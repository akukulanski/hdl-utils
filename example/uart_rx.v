==> flow/design.v <==
`timescale 1ns/1ps
module uart_rx #(
    parameter UART_CLK_DIV = 32
)(
    input               clk,
    input               rst,
    output              valid,
    output [7:0]        data,
    input               ready,
    output              overflow,
    input               rx
);
localparam integer FULL_BIT_LENGTH = UART_CLK_DIV - 1;
localparam integer HALF_BIT_LENGTH = (UART_CLK_DIV >> 1);
localparam ST_IDLE = 0;
localparam ST_START_BIT = 1;
localparam ST_DATA = 2;
localparam ST_STOP_BIT = 3;
localparam N_STATES = ST_STOP_BIT + 1;
reg [$clog2(N_STATES)-1:0] state_recv = 'd0;
reg [$clog2(UART_CLK_DIV)-1:0] uart_rx_clk_counter = 'd0;
reg [2:0] bit_count = 'd0;
reg [7:0] buffer = 'd0;
reg valid_r;
reg [7:0] data_r;
reg overflow_r;
assign valid = valid_r;
assign data = data_r;
assign overflow = overflow_r;
always @(posedge clk) begin
    if (rst) begin
        state_recv <= 'd0;
        uart_rx_clk_counter <= 'd0;
        bit_count <= 'd0;
        buffer <= 'd0;
        valid_r <= 'd0;
        data_r <= 'd0;
        overflow_r <= 'd0;
    end else begin
        uart_rx_clk_counter <= uart_rx_clk_counter + 'd1;
        if (valid & ready) begin
            valid_r <= 1'b0;
            data_r <= 'd0;
        end
        case (state_recv)
            ST_IDLE:
            begin
                if (~rx) begin   
                    uart_rx_clk_counter <= 'd0;
                    state_recv <= ST_START_BIT;
                end
            end
            ST_START_BIT:
            begin
                if (uart_rx_clk_counter == HALF_BIT_LENGTH) begin
                    if (~rx) begin
                        uart_rx_clk_counter <= 'd0;
                        bit_count <= 'd0;
                        buffer <= 'd0;
                        state_recv <= ST_DATA;
                    end else begin
                        state_recv <= ST_IDLE;
                    end
                end
            end
            ST_DATA:
            begin
                if (uart_rx_clk_counter == FULL_BIT_LENGTH) begin
                    uart_rx_clk_counter <= 'd0;
                    buffer <= {buffer[6:0], rx};
                    bit_count <= bit_count + 'd1;
                    if (bit_count == 'd7) begin
                        state_recv <= ST_STOP_BIT;
                    end
                end
            end
            ST_STOP_BIT:
            begin
                if (uart_rx_clk_counter == FULL_BIT_LENGTH) begin
                    uart_rx_clk_counter <= 'd0;
                    if (rx) begin
                        valid_r <= 1'b1;
                        data_r <= buffer;
                        if (valid & ~ready) begin
                            overflow_r <= 1'b1;   
                        end
                    end else begin
                    end
                    buffer <= 'd0;
                    state_recv <= ST_IDLE;
                end
            end
            default:
            begin
                state_recv <= ST_IDLE;
            end
        endcase
    end
end  
wire [31:0] full_bit_length_w;
wire [31:0] half_bit_length_w;
assign full_bit_length_w = FULL_BIT_LENGTH;
assign half_bit_length_w = HALF_BIT_LENGTH;
endmodule
Tool chain data of uart_rx
What the tools print for uart_rx, step after step.
Line numbers count from 1 in the design file above.
{"block": "setup", "top_module": "uart_rx", "clock_port": "clk", "lib": "sky130hd", "lib_corner": "tt_025C_1v80"}

Elaborated design
Counts by Yosys on the flattened word-level netlist (proc, flatten, opt, wreduce; memories kept). Register bits leave out memories and registers merged into their read ports (data or address). Print and check cells are left out. Cells with the same type and inputs are merged into one.
{"block": "word_totals", "reg_bits": 28, "inputBits": 4, "out_inout_bits": 10, "word_cells": 61}
{"block": "op_classes", "add_sub_neg": 2, "n_eq": 12, "n_mux": 28, "n_logic": 3, "reduce_logical": 9}
{"block": "op_table", "cell": "8-bit 2-to-1 mux", "n": 8}
{"block": "op_table", "cell": "8-bit parallel mux with 3-bit select", "n": 1}
{"block": "op_table", "cell": "5-bit parallel mux with 3-bit select", "n": 1}
{"block": "op_table", "cell": "5-bit 2-to-1 mux", "n": 3}
{"block": "op_table", "cell": "2-bit inequality test (second input constant)", "n": 6}
{"block": "op_table", "cell": "2-bit 2-to-1 mux", "n": 6}
{"block": "op_table", "cell": "5-bit == test (second input constant)", "n": 2}
{"block": "op_table", "cell": "3-bit 2-to-1 mux", "n": 3}
{"block": "op_table", "cell": "4-bit AND reduction", "n": 2}
{"block": "op_table", "cell": "2-bit parallel mux with 4-bit select", "n": 1}
{"block": "op_table", "cell": "6-bit AND reduction", "n": 1}
{"block": "op_table", "cell": "3-bit parallel mux with 2-bit select", "n": 1}
{"block": "op_table", "cell": "5-bit by 1-bit adder with 5-bit output (second input constant)", "n": 1}
{"block": "op_table", "cell": "5-bit AND reduction", "n": 1}
{"block": "op_table", "cell": "2-bit == test (second input constant)", "n": 2}
{"block": "op_table", "cell": "4-bit nonzero test", "n": 1}
{"block": "op_table", "cell": "1-bit 2-to-1 mux", "n": 4}
{"block": "op_table", "cell": "3-bit by 1-bit adder with 3-bit output (second input constant)", "n": 1}
{"block": "op_table", "cell": "3-bit == test (second input constant)", "n": 1}
{"block": "op_table", "cell": "3-bit nonzero test", "n": 1}
{"block": "op_table", "cell": "1-bit bitwise AND", "n": 2}
{"block": "op_table", "cell": "2-bit by 1-bit == test with 1-bit output (second input constant)", "n": 1}
{"block": "op_table", "cell": "2-bit logical NOT", "n": 1}
{"block": "op_table", "cell": "2-bit nonzero test", "n": 1}
{"block": "op_table", "cell": "2-bit OR reduction", "n": 1}
{"block": "op_table", "cell": "1-bit NOT", "n": 1}

Depth
Longest topological path by Yosys (ltp), each cell counted once; first at word level (registers and memories cut), then after technology mapping (sequential cells cut; the memories' decode and read muxes count).
{"block": "logic_depth", "word_depth": 5, "abc_area": 0, "mapped_depth": 7, "mapped_depth_nobuf": 6}

Synthesis result
Source: synth_stat.txt of the flow (Yosys; design flattened, memories mapped). It holds for the ABC_AREA given above (unset counts as 0); a run with the other value may have another netlist.
Totals and module areas in this step are rounded.
{"block": "mapped", "cells": 138, "mapped_area_um2": 1300, "seqArea_um2": 560, "ffs": 28, "buf_cells": 8}
{"block": "by_type", "cell_type": "sky130_fd_sc_hd__dfxtp_1", "n": 28, "area_total_um2": 560.538}
{"block": "by_type", "cell_type": "sky130_fd_sc_hd__mux2i_1", "n": 11, "area_total_um2": 110.106}
{"block": "by_type", "cell_type": "sky130_fd_sc_hd__nand2_1", "n": 22, "area_total_um2": 82.579}
{"block": "by_type", "cell_type": "sky130_fd_sc_hd__nand2b_1", "n": 13, "area_total_um2": 81.328}
{"block": "by_type", "cell_type": "sky130_fd_sc_hd__ha_1", "n": 6, "area_total_um2": 75.072}
{"block": "by_type", "cell_type": "sky130_fd_sc_hd__nand3_1", "n": 11, "area_total_um2": 55.053}
{"block": "by_type", "cell_type": "sky130_fd_sc_hd__a21oi_1", "n": 9, "area_total_um2": 45.043}
{"block": "by_type", "cell_type": "sky130_fd_sc_hd__a2bb2oi_4", "n": 1, "area_total_um2": 26.275}
{"block": "by_type", "cell_type": "sky130_fd_sc_hd__o22a_4", "n": 1, "area_total_um2": 17.517}
{"block": "by_type", "cell_type": "sky130_fd_sc_hd__buf_2", "n": 3, "area_total_um2": 15.014}
{"block": "by_type", "cell_type": "sky130_fd_sc_hd__nor3_1", "n": 3, "area_total_um2": 15.014}
{"block": "by_type", "cell_type": "sky130_fd_sc_hd__nor3b_1", "n": 2, "area_total_um2": 15.014}
{"block": "by_type", "cell_type": "sky130_fd_sc_hd__nor2b_1", "n": 2, "area_total_um2": 12.512}
{"block": "by_type", "cell_type": "sky130_fd_sc_hd__buf_6", "n": 1, "area_total_um2": 11.261}
{"block": "by_type", "cell_type": "sky130_fd_sc_hd__clkbuf_1", "n": 3, "area_total_um2": 11.261}
{"block": "by_type", "cell_type": "sky130_fd_sc_hd__inv_1", "n": 3, "area_total_um2": 11.261}
{"block": "by_type", "cell_type": "sky130_fd_sc_hd__mux2_2", "n": 1, "area_total_um2": 11.261}
{"block": "by_type", "cell_type": "sky130_fd_sc_hd__nand4bb_1", "n": 1, "area_total_um2": 11.261}
Not listed: further types 16, cells in them 17.

Path before layout
OpenSTA on the mapped netlist: ideal clock, no wires. The path of least setup slack (recovery checks aside). Input and output delay are each 20% of the period. Register names are those of the netlist, which keeps one name where synthesis merged equal registers.
{"block": "synth_path", "kind": "register -> register", "from": "reg uart_rx_clk_counter[0]", "to": "reg buffer[0]", "period_ns": 2.27, "setup_time_ns": 0.072, "launch_ns": 0.000, "arrival_time_ns": 1.703, "required_time_ns": 2.198, "setup_slack_ns": 0.495, "delay_ns": 1.775, "stages": 7, "path_buffers": 0, "synth_period_reached_ns": 1.775}
"delay_ns" is the arrival time less input delay plus setup time.
"stages" counts driving pins, that of a launching flip-flop among them; a cell with two outputs on the path counts twice.
"synth_period_reached_ns" = period - worst setup slack (recovery checks aside). The figure is calculated, with input and output delays left at 20% of the set period.
The rows between start and end are the longest chain of elaborated cells between them; the timing report does not say that the signal goes this way. Where chains are equally long, one stands for them.
A line is the first line of the expression or statement that the cell stems from. Yosys adds cells for indexed reads and writes and turns some case tables into memories.
At most two assigning lines are given for a register; there are more.
{"block": "synth_via", "cell_sequence": "sky130_fd_sc_hd__dfxtp_1 sky130_fd_sc_hd__ha_1 sky130_fd_sc_hd__and3_1 sky130_fd_sc_hd__ha_1 sky130_fd_sc_hd__mux2_2 sky130_fd_sc_hd__a2bb2oi_4 sky130_fd_sc_hd__mux2i_1", "elab_chain_len": 3, "cells_between": 10, "cone_classes": "5 x eq/ne; 4 x mux; 1 x reduce/logical"}
{"block": "synth_rtl", "element": "start: declaration", "line": 21, "source": "reg [$clog2(UART_CLK_DIV)-1:0] uart_rx_clk_counter = 'd0;"}
{"block": "synth_rtl", "element": "start: assignment", "line": 33, "source": "uart_rx_clk_counter <= 'd0;"}
{"block": "synth_rtl", "element": "start: assignment", "line": 40, "source": "uart_rx_clk_counter <= uart_rx_clk_counter + 'd1;"}
{"block": "synth_rtl", "element": "5-bit == test", "line": 79, "source": "if (uart_rx_clk_counter == FULL_BIT_LENGTH) begin"}
{"block": "synth_rtl", "element": "8-bit 2-to-1 mux", "line": 79}
{"block": "synth_rtl", "element": "8-bit parallel mux with 3-bit select", "line": 45, "source": "case (state_recv)"}
{"block": "synth_rtl", "element": "end: assignment", "line": 35, "source": "buffer <= 'd0;"}
{"block": "synth_rtl", "element": "end: assignment", "line": 70, "source": "buffer <= {buffer[6:0], rx};"}
{"block": "synth_rtl", "element": "end: declaration", "line": 23, "source": "reg [7:0] buffer = 'd0;"}

Timing after layout
From the final timing report of record 1: the path of least setup slack in the routed layout; clock arrival at registers is part of the times.
{"block": "layout_path", "kind": "register -> register", "from": "reg uart_rx_clk_counter[0]", "to": "reg buffer[4]", "period_ns": 2.59, "setup_time_ns": 0.06, "launch_ns": 0.33, "arrival_time_ns": 2.29, "required_time_ns": 2.85, "setup_slack_ns": 0.56, "stages": 7, "path_buffers": 0}
The rows between start and end are the longest chain of elaborated cells between them; the timing report does not say that the signal goes this way. Where chains are equally long, one stands for them.
At most two assigning lines are given for a register; there are more.
{"block": "layout_via", "cell_sequence": "sky130_fd_sc_hd__dfxtp_1 sky130_fd_sc_hd__ha_1 sky130_fd_sc_hd__and3_1 sky130_fd_sc_hd__ha_1 sky130_fd_sc_hd__mux2_2 sky130_fd_sc_hd__a2bb2oi_4 sky130_fd_sc_hd__mux2i_1", "elab_chain_len": 3, "cells_between": 10, "cone_classes": "5 x eq/ne; 4 x mux; 1 x reduce/logical"}
{"block": "layout_rtl", "element": "start: declaration", "line": 21, "source": "reg [$clog2(UART_CLK_DIV)-1:0] uart_rx_clk_counter = 'd0;"}
{"block": "layout_rtl", "element": "start: assignment", "line": 33, "source": "uart_rx_clk_counter <= 'd0;"}
{"block": "layout_rtl", "element": "start: assignment", "line": 40, "source": "uart_rx_clk_counter <= uart_rx_clk_counter + 'd1;"}
{"block": "layout_rtl", "element": "5-bit == test", "line": 79, "source": "if (uart_rx_clk_counter == FULL_BIT_LENGTH) begin"}
{"block": "layout_rtl", "element": "8-bit 2-to-1 mux", "line": 79}
{"block": "layout_rtl", "element": "8-bit parallel mux with 3-bit select", "line": 45, "source": "case (state_recv)"}
{"block": "layout_rtl", "element": "end: assignment", "line": 35, "source": "buffer <= 'd0;"}
{"block": "layout_rtl", "element": "end: assignment", "line": 70, "source": "buffer <= {buffer[6:0], rx};"}
{"block": "layout_rtl", "element": "end: declaration", "line": 23, "source": "reg [7:0] buffer = 'd0;"}

Lab notebook: uart_rx

Module uart_rx, platform sky130hd: 2 stored runs of the flow (Yosys, OpenROAD) with differing settings, in no particular order. Input and output delays are each 20% of the period that was set; the output load is 0.01 pF.
By "achieved_clock_period_ns" is meant the clock period of the run minus its worst setup slack. This is arithmetic on one report: input and output delays are still those of the set period (20% each).
By "timing.worst_path_ns" is meant the share of the clock period that the worst setup path is allowed (20% is reserved at inputs, 20% at outputs), minus its slack. Clock arrival times at its registers enter into it.
"totalPower_mw" rests on the timing tool's default activity at the inputs, not on a simulated workload.
Measured values are rounded.

Record 1
==> flow/run.sh <==
#!/bin/bash
# the make line also repeats the synthesis and layout settings of config.mk as NAME=value (left out here)
make -C /OpenROAD-flow-scripts/flow DESIGN_CONFIG=/design/flow/config.mk WORK_HOME=/design/flow/orfs CLKGATE_MAP_FILE= finish
==> flow/config.mk <==
export PLATFORM = sky130hd
export DESIGN_NAME = uart_rx
export DESIGN_NICKNAME = uart_rx
export VERILOG_FILES = /design/flow/design.v
export SDC_FILE = /design/flow/constraint.sdc
export NUM_CORES = 4
export LEC_CHECK = 0
export ABC_AREA = 0
export CAP_MARGIN = 35
export CELL_PAD_IN_SITES_GLOBAL_PLACEMENT = 0
export CORE_MARGIN = 2
export CORE_UTILIZATION = 72
export CTS_CLUSTER_DIAMETER = 268
export GPL_ROUTABILITY_DRIVEN = 0
export GPL_TIMING_DRIVEN = 0
export MIN_ROUTING_LAYER = met1
export PLACE_DENSITY = 0.62
export SETUP_SLACK_MARGIN = 0.3
export SLEW_MARGIN = 20
export TNS_END_PERCENT = 90
==> flow/constraint.sdc <==
create_clock -name core_clock -period 2.59 [get_ports {clk}]
set_input_delay 0.5180 -clock core_clock [delete_from_list [all_inputs] [get_ports {clk}]]
set_output_delay 0.5180 -clock core_clock [all_outputs]
set_load 0.01 [all_outputs]

==> results of record 1, as JSON <==
{
  "achieved_clock_period_ns": 2.026,
  "design.die.area_um2": 2100,
  "total_negative_slack_ns": 0.000,
  "cell_area_final_um2": 1500,
  "utilization_pct": 88,
  "worst_setup_slack_ns": 0.56,
  "totalPower_mw": 0.76,
  "fin_hold_ws_ns": 0.48,
  "yosys_chip_area_um2": 1300,
  "timing.worst_path_ns": 2.03,
  "critical_path_type": "register -> register"
}

Record 2
==> flow/run.sh <==
#!/bin/bash
# the make line also repeats the synthesis and layout settings of config.mk as NAME=value (left out here)
make -C /OpenROAD-flow-scripts/flow DESIGN_CONFIG=/design/flow/config.mk WORK_HOME=/design/flow/orfs CLKGATE_MAP_FILE= finish
==> flow/config.mk <==
export PLATFORM = sky130hd
export DESIGN_NAME = uart_rx
export DESIGN_NICKNAME = uart_rx
export VERILOG_FILES = /design/flow/design.v
export SDC_FILE = /design/flow/constraint.sdc
export NUM_CORES = 4
export LEC_CHECK = 0
export ABC_AREA = 1
export CAP_MARGIN = 20
export CORE_ASPECT_RATIO = 0.83
export CORE_MARGIN = 2
export CORE_UTILIZATION = 37
export GPL_TIMING_DRIVEN = 0
export SLEW_MARGIN = 20
export TNS_END_PERCENT = 40
==> flow/constraint.sdc <==
create_clock -name core_clock -period 1.6 [get_ports {clk}]
set_input_delay 0.3200 -clock core_clock [delete_from_list [all_inputs] [get_ports {clk}]]
set_output_delay 0.3200 -clock core_clock [all_outputs]
set_load 0.01 [all_outputs]

==> results of record 2, as JSON <==
{
  "achieved_clock_period_ns": 1.648,
  "design.die.area_um2": 4000,
  "total_negative_slack_ns": -0.31,
  "cell_area_final_um2": 1600,
  "utilization_pct": 50,
  "worst_setup_slack_ns": -0.048,
  "totalPower_mw": 1.8,
  "fin_hold_ws_ns": 0.40,
  "yosys_chip_area_um2": 1300,
  "timing.worst_path_ns": 1.65,
  "critical_path_type": "register -> register"
}
